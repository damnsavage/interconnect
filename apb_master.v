==> flow/design.v <==
module apb_master (pclk, rstn, psel, penable, pwrite, paddr, pwdata, prdata,
                   done, ip_din, sink_data, sink_addr);
    input                    pclk;
    input                    rstn;
    output                   psel;
    output                   penable;
    output                   pwrite;
    output [8-1:0] paddr;
    output [24-1:0] pwdata;
    input  [24-1:0] prdata;
    output [24-1:0] ip_din;
    input  [24-1:0] sink_data;
    input  [8-1:0] sink_addr;
    input                    done;
   wire                   wr, rd;
   reg  [24-1:0] din_r;   
   reg psel, penable;
   parameter IDLE = 1, SETUP = 3, ACCESS = 2;
   reg  [1:0]   state     ;  
   reg  [1:0]   next_state;  
   always @ (state or done)
   begin : FSM_COMBO
      next_state = IDLE;
      case(state)
          IDLE   : 
              if (!done)
                next_state = SETUP;
              else
                next_state = IDLE;
          SETUP  : 
              next_state = ACCESS;
          ACCESS : 
              if (done)
                 next_state = IDLE;
              else
                 next_state = SETUP;
          default : 
              next_state = IDLE;
      endcase
   end
   always @ (posedge pclk)
   begin : FSM_SEQ
      if (!rstn) begin
        state <=  #1  IDLE;
      end else begin
        state <=  #1  next_state;
      end
   end
   always @ (posedge pclk)
   begin : OUTPUT_LOGIC
      if (!rstn) begin
          psel    <=  #1  1'b0;
          penable <=  #1  1'b0;
      end
      else begin
        case(state)
          IDLE : begin
                   psel    <=  #1  1'b0;
                   penable <=  #1  1'b0;
                 end
         SETUP : begin
                   psel    <=  #1  1'b1;
                   penable <=  #1  1'b0;
                 end
         ACCESS : begin
                   psel    <=  #1  1'b1;
                   penable <=  #1  1'b1;
                 end
         default : begin
                   psel    <=  #1  1'b0;
                   penable <=  #1  1'b0;
                 end
        endcase
      end
   end 
   assign pwrite = 1;
   assign paddr  = sink_addr;
   assign pwdata = sink_data;
endmodule
Reports on apb_master --
What the tools print for apb_master, step after step. Line numbers count from 1 in the design file above. Operators: Yosys type, input widths -> output width; for muxes data width and select width s. Library cell names are shortened. Not given: n/a
Design: design top apb_master, clock port pclk, library sky130hd, corner tt_025C_1v80

After elaboration --
Source: Yosys, flattened and elaborated, memories not mapped. Widths are those after wreduce; folded enables and synchronous resets count as part of the registers. Registers that Yosys merges into a memory's read port (data or address) are not register bits. Print and check cells do not count. Equal cells are merged and count once.
Word-level totals: elaborated cells 12, output and inout port bits 59, bits in registers 4, input port bits 59
Cells by class: eq/ne operators 3, reduce/logical cells 2, muxes and demuxes 4
Operator list (number):
- $eq 2x2->1 const B | 2
- $reduce_or 2->1 | 2
- $pmux 2 s2 | 1
- $eq 2x1->1 const B | 1
- $mux 2 | 1
- $mux 1 | 2

Depth --
Depth = most cells in a row (Yosys ltp): at word level without a register or memory, in the mapped netlist without a sequential cell, where the memories' decode and read muxes count.
Logic depth: depth in word-level cells 3, ABC_AREA 0, depth in mapped cells 2, gate-level depth less buffers 2

After synthesis --
Source: synth_stat.txt of the flow (Yosys; design flattened, memories mapped). It holds for the ABC_AREA given above (unset counts as 0); a run with the other value may have another netlist. The area totals of this step are shown rounded.
Cells by type:
- buf_4 | number 57, area in all 427.91 um^2
- dfxtp_1 | number 5, area in all 100.096 um^2
- nor3b_2 | number 1, area in all 12.512 um^2
- and2_2 | number 1, area in all 7.507 um^2
- conb_1 | number 2, area in all 7.507 um^2
- o21a_1 | number 1, area in all 7.507 um^2
- and2_1 | number 1, area in all 6.256 um^2
- o21ai_0 | number 1, area in all 5.005 um^2
- nand2_1 | number 1, area in all 3.754 um^2
- nor2_1 | number 1, area in all 3.754 um^2
Synthesis totals: cell area after synthesis 582 um^2, area of sequential cells 100 um^2, cells in the netlist 71, flip-flops 5, buffers 57

Path before layout --
OpenSTA on the mapped netlist: ideal clock, no wires. The path of least setup slack (recovery checks aside). Input and output delay are each 20% of the period. Register names are those of the netlist, which keeps one name where synthesis merged equal registers.
Path post-synthesis: path kind register -> register, from register state, to register state, path delay 0.616 ns, data required time 0.721 ns, path buffers 0, data arrival time 0.500 ns, clock period 0.837 ns, path slack 0.221 ns, setup time 0.116 ns, time at the first pin 0.000 ns, stages 3, synthesis period reached 0.616 ns
"path delay" is the arrival time less input delay plus setup time. "stages": output pins that drive a net of the path, with the launching flip-flop's if there is one; two outputs of one cell count as two. "synthesis period reached" = period - worst setup slack (recovery checks aside). The figure is calculated, with input and output delays left at 20% of the set period. An end named without its bit number is one bit of that signal or, where synthesis recoded a state register, one of its new flip-flops.
Between the ends, post-synthesis: cells stage by stage dfxtp_1 o21ai_0 nand2_1
Ends and longest elaborated chain, post-synthesis:
- from (decl) | RTL line 19 | reg  [1:0]   state     ;
- from (assign) | RTL line 44 | state <=  #1  IDLE;
- from (assign) | RTL line 46 | state <=  #1  next_state;
- to (assign) | RTL line 44
- to (assign) | RTL line 46
- to (decl) | RTL line 19
Chain of elaborated cells between the ends: none given.

Path in the finished layout --
From the final timing report of record 1: the path of least setup slack in the routed layout; clock arrival at registers is part of the times.
Path after layout: path kind register -> output, from register psel, to output psel, external output delay 0.15 ns, data required time 0.62 ns, data arrival time 0.66 ns, path slack -0.04 ns, clock period 0.774 ns, stages 2, path buffers 1, time at the first pin 0.24 ns
A register here has more assigning lines than the two given.
Between the ends, after layout: cells stage by stage dfxtp_1 buf_2, length of the longest elaborated chain 0, elaborated cells between the ends (all ways) 0, source lines of those cells 0
Ends and longest elaborated chain, after layout:
- from (decl) | RTL line 5 | output                   psel;
- from (assign) | RTL line 52 | psel    <=  #1  1'b0;
- from (assign) | RTL line 58 | psel    <=  #1  1'b0;
- to (decl) | RTL line 5

Add stored flow runs of apb_master

Measured data: module apb_master, platform sky130hd, 2 stored runs of the flow under differing settings, order arbitrary. Input and output delays are each 20% of the period that was set; the output load is 0.01 pF.
By "period achieved" is meant the clock period of the run minus its worst setup slack. This is arithmetic on one report: input and output delays are still those of the set period (20% each).
By "allowed time less slack (worst setup path)" is meant the share of the clock period that the worst setup path is allowed (20% is reserved at inputs, 20% at outputs), minus its slack. Clock arrival times at its registers enter into it.
"total power of the final layout" is the tool's figure for a default switching activity; nothing was simulated.
The measured numbers are rounded.

[record 1] flow files
==> flow/run.sh <==
#!/bin/bash
# the make line also repeats the synthesis and layout settings of config.mk as NAME=value (left out here)
make -C /OpenROAD-flow-scripts/flow DESIGN_CONFIG=/design/flow/config.mk WORK_HOME=/design/flow/orfs CLKGATE_MAP_FILE= finish
==> flow/config.mk <==
export PLATFORM = sky130hd
export DESIGN_NAME = apb_master
export DESIGN_NICKNAME = apb_master
export VERILOG_FILES = /design/flow/design.v
export SDC_FILE = /design/flow/constraint.sdc
export NUM_CORES = 4
export LEC_CHECK = 0
export CAP_MARGIN = 20
export CELL_PAD_IN_SITES_DETAIL_PLACEMENT = 0
export CELL_PAD_IN_SITES_GLOBAL_PLACEMENT = 0
export CORE_MARGIN = 10
export CORE_UTILIZATION = 33
export CTS_CLUSTER_SIZE = 66
export SETUP_SLACK_MARGIN = 0.1
export SLEW_MARGIN = 0
export TNS_END_PERCENT = 50
==> flow/constraint.sdc <==
create_clock -name core_clock -period 0.774 [get_ports {pclk}]
set_input_delay 0.1548 -clock core_clock [delete_from_list [all_inputs] [get_ports {pclk}]]
set_output_delay 0.1548 -clock core_clock [all_outputs]
set_load 0.01 [all_outputs]

[record 1] result: synthesis area 582 um^2; area inside the die boundary 3,840 um^2; area of the standard cells in the finished layout 328 um^2; post-route utilization 19.2 %; setup slack of the worst path -0.040 ns; total negative slack -0.075 ns; smallest hold slack 0.280 ns; total power of the final layout 661 uW; period achieved 0.814 ns; allowed time less slack (worst setup path) 0.66 ns; worst setup path kind register -> output

[record 2] flow files
==> flow/run.sh <==
#!/bin/bash
# the make line also repeats the synthesis and layout settings of config.mk as NAME=value (left out here)
make -C /OpenROAD-flow-scripts/flow DESIGN_CONFIG=/design/flow/config.mk WORK_HOME=/design/flow/orfs CLKGATE_MAP_FILE= finish
==> flow/config.mk <==
export PLATFORM = sky130hd
export DESIGN_NAME = apb_master
export DESIGN_NICKNAME = apb_master
export VERILOG_FILES = /design/flow/design.v
export SDC_FILE = /design/flow/constraint.sdc
export NUM_CORES = 4
export LEC_CHECK = 0
export CAP_MARGIN = 20
export CORE_MARGIN = 2
export CORE_UTILIZATION = 40
export SETUP_SLACK_MARGIN = -0.0
export SLEW_MARGIN = 20
==> flow/constraint.sdc <==
create_clock -name core_clock -period 0.638 [get_ports {pclk}]
set_input_delay 0.1276 -clock core_clock [delete_from_list [all_inputs] [get_ports {pclk}]]
set_output_delay 0.1276 -clock core_clock [all_outputs]
set_load 0.01 [all_outputs]

[record 2] result: synthesis area 582 um^2; area inside the die boundary 1,780 um^2; area of the standard cells in the finished layout 323 um^2; post-route utilization 24.2 %; setup slack of the worst path -0.143 ns; total negative slack -0.285 ns; smallest hold slack 0.254 ns; total power of the final layout 816 uW; period achieved 0.781 ns; allowed time less slack (worst setup path) 0.65 ns; worst setup path kind register -> output
